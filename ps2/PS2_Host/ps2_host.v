==> flow/design.v <==
`timescale 1ns/1ps
`timescale 1ns/1ps
module ps2_host_clk_ctrl(
  input  wire sys_clk,
  input  wire sys_rst,
  input  wire send_req,
  inout  wire ps2_clk,
  output wire ps2_clk_posedge,
  output wire ps2_clk_negedge
);
reg [1:0] ps2_clk_samples;
always @(posedge sys_clk)
begin
  ps2_clk_samples <= (sys_rst) ? 2'b11 : {ps2_clk_samples[0], ps2_clk};
end
assign ps2_clk_posedge = (~ps2_clk_samples[1] &  ps2_clk_samples[0]);
assign ps2_clk_negedge = ( ps2_clk_samples[1] & ~ps2_clk_samples[0]);
reg [14 - 1:0] inhibit_timer;
wire timer_is_zero = ~|inhibit_timer;
always @(posedge sys_clk)
begin
  if (sys_rst | (~send_req & timer_is_zero)) begin
    inhibit_timer <= 0;
  end
  else begin
    inhibit_timer <= (timer_is_zero) ? (100_000_000 / 10_000) : inhibit_timer - 1;
  end
end
assign ps2_clk = (timer_is_zero) ? 1'bz : 1'b0;
endmodule
`timescale 1ns/1ps
module ps2_host_watchdog(
  input  wire sys_clk,
  input  wire sys_rst,
  input  wire ps2_clk_posedge,
  input  wire ps2_clk_negedge,
  output wire watchdog_rst
);
wire ps2_clk_edge = ps2_clk_posedge | ps2_clk_negedge;
reg watchdog_active;
always @(posedge sys_clk)
begin
  if (sys_rst | watchdog_rst | ~(watchdog_active | ps2_clk_edge)) begin
    watchdog_active = 0;
  end
  else begin
    watchdog_active = 1;
  end
end
reg [15 - 1:0] watchdog_timer;
always @(posedge sys_clk)
begin
  if (sys_rst | watchdog_rst | ~watchdog_active | ps2_clk_edge) begin
    watchdog_timer <= (100_000_000 /  5_000);
  end
  else begin
    watchdog_timer <= watchdog_timer - 1;
  end
end
assign watchdog_rst = (|watchdog_timer) ? 1'b0 : 1'b1;
endmodule
`timescale 1ns/1ps
module ps2_host_rx(
  input  wire sys_clk,
  input  wire sys_rst,
  input  wire ps2_clk_negedge,
  input  wire ps2_data,
  output reg [7:0] rx_data,
  output reg ready,
  output reg error
);
reg [11:0] frame;
always @(posedge sys_clk)
begin
  if (sys_rst | ready) begin
    frame <= 1;
  end
  else begin
    frame <= (ps2_clk_negedge) ? {frame[10:0], ps2_data} : frame;
  end
end
always @(posedge sys_clk)
begin
  ready <= (sys_rst) ? 0 : frame[11];
end
always @(posedge sys_clk)
begin
  if (sys_rst) begin
    rx_data <= 0;
  end
  else begin
    rx_data <= (frame[11]) ? {frame[2], frame[3], frame[4], frame[5],
                              frame[6], frame[7], frame[8], frame[9]} : rx_data;
  end
end
always @(posedge sys_clk)
begin
  if (sys_rst) begin
    error <= 0;
  end
  else begin
    error <= (frame[11]) ? ~(~frame[10] & (~frame[1] == ^frame[9:2]) & frame[0]) : error;
  end
end
endmodule
`timescale 1ns/1ps
module ps2_host_tx(
  input  wire sys_clk,
  input  wire sys_rst,
  input  wire ps2_clk_posedge,
  inout  wire ps2_data,
  input  wire [7:0] tx_data,
  input  wire send_req,
  output wire busy
);
reg [11:0] frame;
wire frame_is_zero = ~|frame;
always @(posedge sys_clk)
begin
  if (sys_rst | (~send_req & frame_is_zero)) begin
    frame <= 0;
  end
  else if (frame_is_zero) begin
    frame <= {2'b00, tx_data[0], tx_data[1], tx_data[2], tx_data[3],
                     tx_data[4], tx_data[5], tx_data[6], tx_data[7], ~^tx_data, 1'b1};
  end
  else begin
    frame <= (ps2_clk_posedge) ? {frame[10:0], 1'b0} : frame;
  end
end
assign ps2_data = ((~|frame[10:0]) | frame[0]) ? 1'bz : frame[11];
assign busy = ~frame_is_zero;
endmodule
module ps2_host(
  input wire sys_clk,
  input wire sys_rst,
  inout wire ps2_clk,
  inout wire ps2_data,
  input  wire [7:0] tx_data,
  input  wire send_req,
  output wire busy,
  output wire [7:0] rx_data,
  output wire ready,
  output wire error
);
ps2_host_clk_ctrl ps2_host_clk_ctrl (
  .sys_clk(sys_clk),
  .sys_rst(sys_rst),
  .send_req(send_req),
  .ps2_clk(ps2_clk),
  .ps2_clk_posedge(ps2_clk_posedge),
  .ps2_clk_negedge(ps2_clk_negedge)
);
ps2_host_watchdog ps2_host_watchdog(
  .sys_clk(sys_clk),
  .sys_rst(sys_rst),
  .ps2_clk_posedge(ps2_clk_posedge),
  .ps2_clk_negedge(ps2_clk_negedge),
  .watchdog_rst(watchdog_rst)
);
ps2_host_rx ps2_host_rx(
  .sys_clk(sys_clk),
  .sys_rst(sys_rst | busy | watchdog_rst),
  .ps2_clk_negedge(ps2_clk_negedge),
  .ps2_data(ps2_data),
  .rx_data(rx_data),
  .ready(ready),
  .error(error)
);
ps2_host_tx ps2_host_tx(
  .sys_clk(sys_clk),
  .sys_rst(sys_rst | watchdog_rst),
  .ps2_clk_posedge(ps2_clk_posedge),
  .ps2_data(ps2_data),
  .tx_data(tx_data),
  .send_req(send_req),
  .busy(busy)
);
endmodule
From RTL to reports: ps2_host --
The steps from the RTL of ps2_host to its reports follow in flow order. Line numbers count from 1 in the design file above. Operators carry their Yosys type and port widths (W data, S select, Z words). Library cell names are shortened. Not given: n/a
Design: top module ps2_host, clock port sys_clk, cell library sky130hd, library corner tt_025C_1v80

Word level --
Counts by Yosys on the flattened word-level netlist (proc, flatten, opt, wreduce; memories kept). Register bits leave out memories and registers merged into their read ports (data or address). Print and check cells are left out. Cells with the same type and inputs are merged into one.
Storage and ports: input port bits 11, output and inout bits 13, word-level cells 61, bits in registers 66
Operators by class: mux-type cells 7, add/subtract/negate cells 2, eq/ne operators 2, bitwise logic cells 28, reduce/logical cells 11
Operators with widths (count):
- $mux W10 | 2
- $sub A15 B1 Y15 const B | 1
- $reduce_or A15 Y1 | 1
- $sub A14 B1 Y14 const B | 1
- $reduce_or A14 Y1 | 1
- $mux W14 | 1
- $or A1 B1 Y1 | 12
- $reduce_or A12 Y1 | 1
- $reduce_or A11 Y1 | 1
- $not A1 Y1 | 10
- $reduce_xnor A8 Y1 | 1
- $reduce_xor A8 Y1 | 1
- $and A1 B1 Y1 | 6
- $reduce_or A2 Y1 | 2
- $mux W1 | 4
- $logic_not A1 Y1 | 3
- $ne A2 B2 Y1 const B | 1
- $eq A1 B1 Y1 | 1

Logic depth --
Yosys ltp: most cells in a row. Word level: on the elaborated netlist, between registers, memories and ports. Mapped: between sequential cells and ports; inverters and the memories' decode and read muxes count.
Logic depth: depth after elaboration 7, ABC_AREA 0, gate-level depth with buffers 9, gate-level depth less buffers 7

Netlist --
Source: synth_stat.txt of the flow (Yosys; design flattened, memories mapped). It holds for the ABC_AREA given above (unset counts as 0); a run with the other value may have another netlist.
Synthesis totals: cell area after synthesis 2294.7 µm², area of sequential cells 1041.0 µm², mapped flip-flops 52, cells in the netlist 229, buffer cells 11
Cell types:
- dfxtp_1 | count 52, total area 1.04E+03 µm²
- mux2i_1 | count 28, total area 280.269 µm²
- xnor2_1 | count 25, total area 218.96 µm²
- nor2_1 | count 28, total area 105.101 µm²
- a21oi_2 | count 7, total area 61.309 µm²
- nor2_2 | count 9, total area 56.304 µm²
- nor3_1 | count 9, total area 45.043 µm²
- ha_1 | count 3, total area 37.536 µm²
- nand2_1 | count 10, total area 37.536 µm²
- nor4_1 | count 5, total area 31.28 µm²
- inv_1 | count 8, total area 30.029 µm²
- nand3_1 | count 5, total area 25.024 µm²
- buf_6 | count 2, total area 22.522 µm²
- or4_4 | count 2, total area 22.522 µm²
- nand2_8 | count 1, total area 20.019 µm²
- nor3_2 | count 2, total area 20.019 µm²
- clkbuf_1 | count 5, total area 18.768 µm²
- nor2b_1 | count 3, total area 18.768 µm²
Not listed: further types 20, cells in them 25. The figures by module come from a second, unflattened synthesis with its own total; it is not the netlist above.
Second synthesis, totals: cells (unflattened synthesis) 226, area (unflattened synthesis) 2252.2 µm²
Rows give one instance, submodules left out.
Modules:
- ps2_host_rx | sequential area 440.4 µm², instances 1, cells 78, area 848.3 µm²
- ps2_host_watchdog | sequential area 320.3 µm², instances 1, cells 77, area 699.4 µm²
- ps2_host_tx | sequential area 240.2 µm², instances 1, cells 62, area 620.6 µm²
- ps2_host_clk_ctrl | sequential area 40.0 µm², instances 1, cells 7, area 71.3 µm²
- ps2_host | sequential area 0.0 µm², instances 1, cells 2, area 12.5 µm²

Timing after synthesis --
Path of least setup slack by OpenSTA after synthesis, without wires, with an ideal clock, recovery checks aside; 20% of the period is set as input and as output delay. Where synthesis merged equal registers, the netlist keeps one of their names.
Path after synthesis: path kind register to register, from register ps2_host_watchdog.watchdog_timer[0], to register ps2_host_tx.frame[1], launch time at the first pin 0.000 ns, setup slack 0.368 ns, path buffers 1, period 2.48 ns, path delay 2.112 ns, setup time 0.128 ns, stages 9, required time 2.352 ns, arrival 1.984 ns, synthesis period reached 2.112 ns
"path delay" is the arrival time less input delay plus setup time. "stages" counts driving pins, that of a launching flip-flop among them; a cell with two outputs on the path counts twice. "synthesis period reached" is the clock period less the worst setup slack; recovery checks do not enter. This is arithmetic on one report: input and output delays are still those of the set period (20% each). The rows between start and end are the longest chain of elaborated cells between them; the timing report does not say that the signal goes this way. Where chains are equally long, one stands for them. A line is the first line of the expression or statement that the cell stems from. Yosys adds cells for indexed reads and writes and turns some case tables into memories. At most two assigning lines are given for a register; there are more.
Between the ends, after synthesis: cell sequence dfxtp_1 -> inv_1 -> ha_1 -> or4b_4 -> buf_6 -> or3_4 -> o21ai_2 -> o21bai_4 -> nor3_2, cells in the longest elaborated chain 4, elaborated cells on any way between the ends 4, those cells by class mux (1); logic (2); reduce/logical (1)
Ends and longest elaborated chain, after synthesis:
- start: declaration | RTL line 50 | reg [15 - 1:0] watchdog_timer;
- start: assignment | RTL line 54 | watchdog_timer <= (100_000_000 /  5_000);
- start: assignment | RTL line 57 | watchdog_timer <= watchdog_timer - 1;
- $reduce_or A15 Y1 | RTL line 60 | assign watchdog_rst = (|watchdog_timer) ? 1'b0 : 1'b1;
- $mux W1 | RTL line 60
- $or A1 B1 Y1 | RTL line 172 | .sys_rst(sys_rst | watchdog_rst),
- $or A1 B1 Y1 | RTL line 120 | if (sys_rst | (~send_req & frame_is_zero)) begin
- end: assignment | RTL line 124 | frame <= {2'b00, tx_data[0], tx_data[1], tx_data[2], tx_data[3],
- end: assignment | RTL line 128 | frame <= (ps2_clk_posedge) ? {frame[10:0], 1'b0} : frame;
- end: declaration | RTL line 116 | reg [11:0] frame;

Worst path after layout --
From the final timing report of record 1: the path of least setup slack in the routed layout; clock arrival at registers is part of the times.
Path post-layout: path kind register to output, from register ps2_host_tx.frame[3], to output port busy, required time 2.15 ns, launch time at the first pin 0.30 ns, external output delay 0.54 ns, period 2.69 ns, arrival 1.78 ns, stages 5, path buffers 1, setup slack 0.37 ns
The rows between start and end are the longest chain of elaborated cells between them; the timing report does not say that the signal goes this way. Where chains are equally long, one stands for them. At most two assigning lines are given for a register; there are more.
Between the ends, post-layout: cell sequence dfxtp_1 -> nor4_1 -> and3_1 -> inv_1 -> clkdlybuf4s50_1, cells in the longest elaborated chain 1, elaborated cells on any way between the ends 1, source lines of those cells 1, those cells by class reduce/logical (1)
Ends and longest elaborated chain, post-layout:
- start: declaration | RTL line 116 | reg [11:0] frame;
- start: assignment | RTL line 124 | frame <= {2'b00, tx_data[0], tx_data[1], tx_data[2], tx_data[3],
- start: assignment | RTL line 128 | frame <= (ps2_clk_posedge) ? {frame[10:0], 1'b0} : frame;
- $reduce_or A12 Y1 | RTL line 117 | wire frame_is_zero = ~|frame;
- end: declaration | RTL line 141 | output wire busy,

--- measured runs ---
2 stored runs of ps2_host in the flow (synthesis by Yosys, layout by OpenROAD, sky130hd cells), in arbitrary order. Constraints: input delay and output delay 20% of the set period each, output load 0.01 pF.
"period achieved" is the run's clock period less its worst setup slack. It is reckoned from that one timing run; input and output delays stay at 20% of the period that was set.
By "time on the worst setup path" is meant the share of the clock period that the worst setup path is allowed (20% is reserved at inputs, 20% at outputs), minus its slack. Clock arrival times at its registers enter into it.
By "total power of the final layout" is meant OpenSTA's value without simulated activity: inputs other than the clock are taken to toggle once in ten clock periods, and the tool carries that through the logic.

* Record 1 | settings: period_ns 2.69; CORE_UTILIZATION 28; PLACE_DENSITY_LB_ADDON 0.2; HOLD_SLACK_MARGIN 0.28; CTS_CLUSTER_SIZE 34; CTS_CLUSTER_DIAMETER 211; SLEW_MARGIN 5; MAX_ROUTING_LAYER met5; CAP_MARGIN 20; CORE_MARGIN 2 | results: chip area after synthesis (Yosys) 2294.7 µm²; full die area 8935.9 µm²; std-cell area (final layout) 2682.6 µm²; final design utilization 33.1%; setup slack of the worst path 0.373 ns; total negative setup slack 0.000 ns; worst hold slack 0.349 ns; total power of the final layout 1826 uW; period achieved 2.317 ns; time on the worst setup path 1.78 ns; worst setup path type register to output
* Record 2 | settings: period_ns 2.91; CORE_UTILIZATION 65; SETUP_SLACK_MARGIN 0.25; CELL_PAD_IN_SITES_GLOBAL_PLACEMENT 0; CELL_PAD_IN_SITES_DETAIL_PLACEMENT 0; ABC_AREA 0; CTS_CLUSTER_SIZE 85; CAP_MARGIN 25; MAX_ROUTING_LAYER met5; CORE_MARGIN 2; SLEW_MARGIN 20 | results: chip area after synthesis (Yosys) 2294.7 µm²; full die area 4021.5 µm²; std-cell area (final layout) 2575.0 µm²; final design utilization 76.6%; setup slack of the worst path 0.537 ns; total negative setup slack 0.000 ns; worst hold slack 0.328 ns; total power of the final layout 1611 uW; period achieved 2.373 ns; time on the worst setup path 1.79 ns; worst setup path type register to output
--- end ---
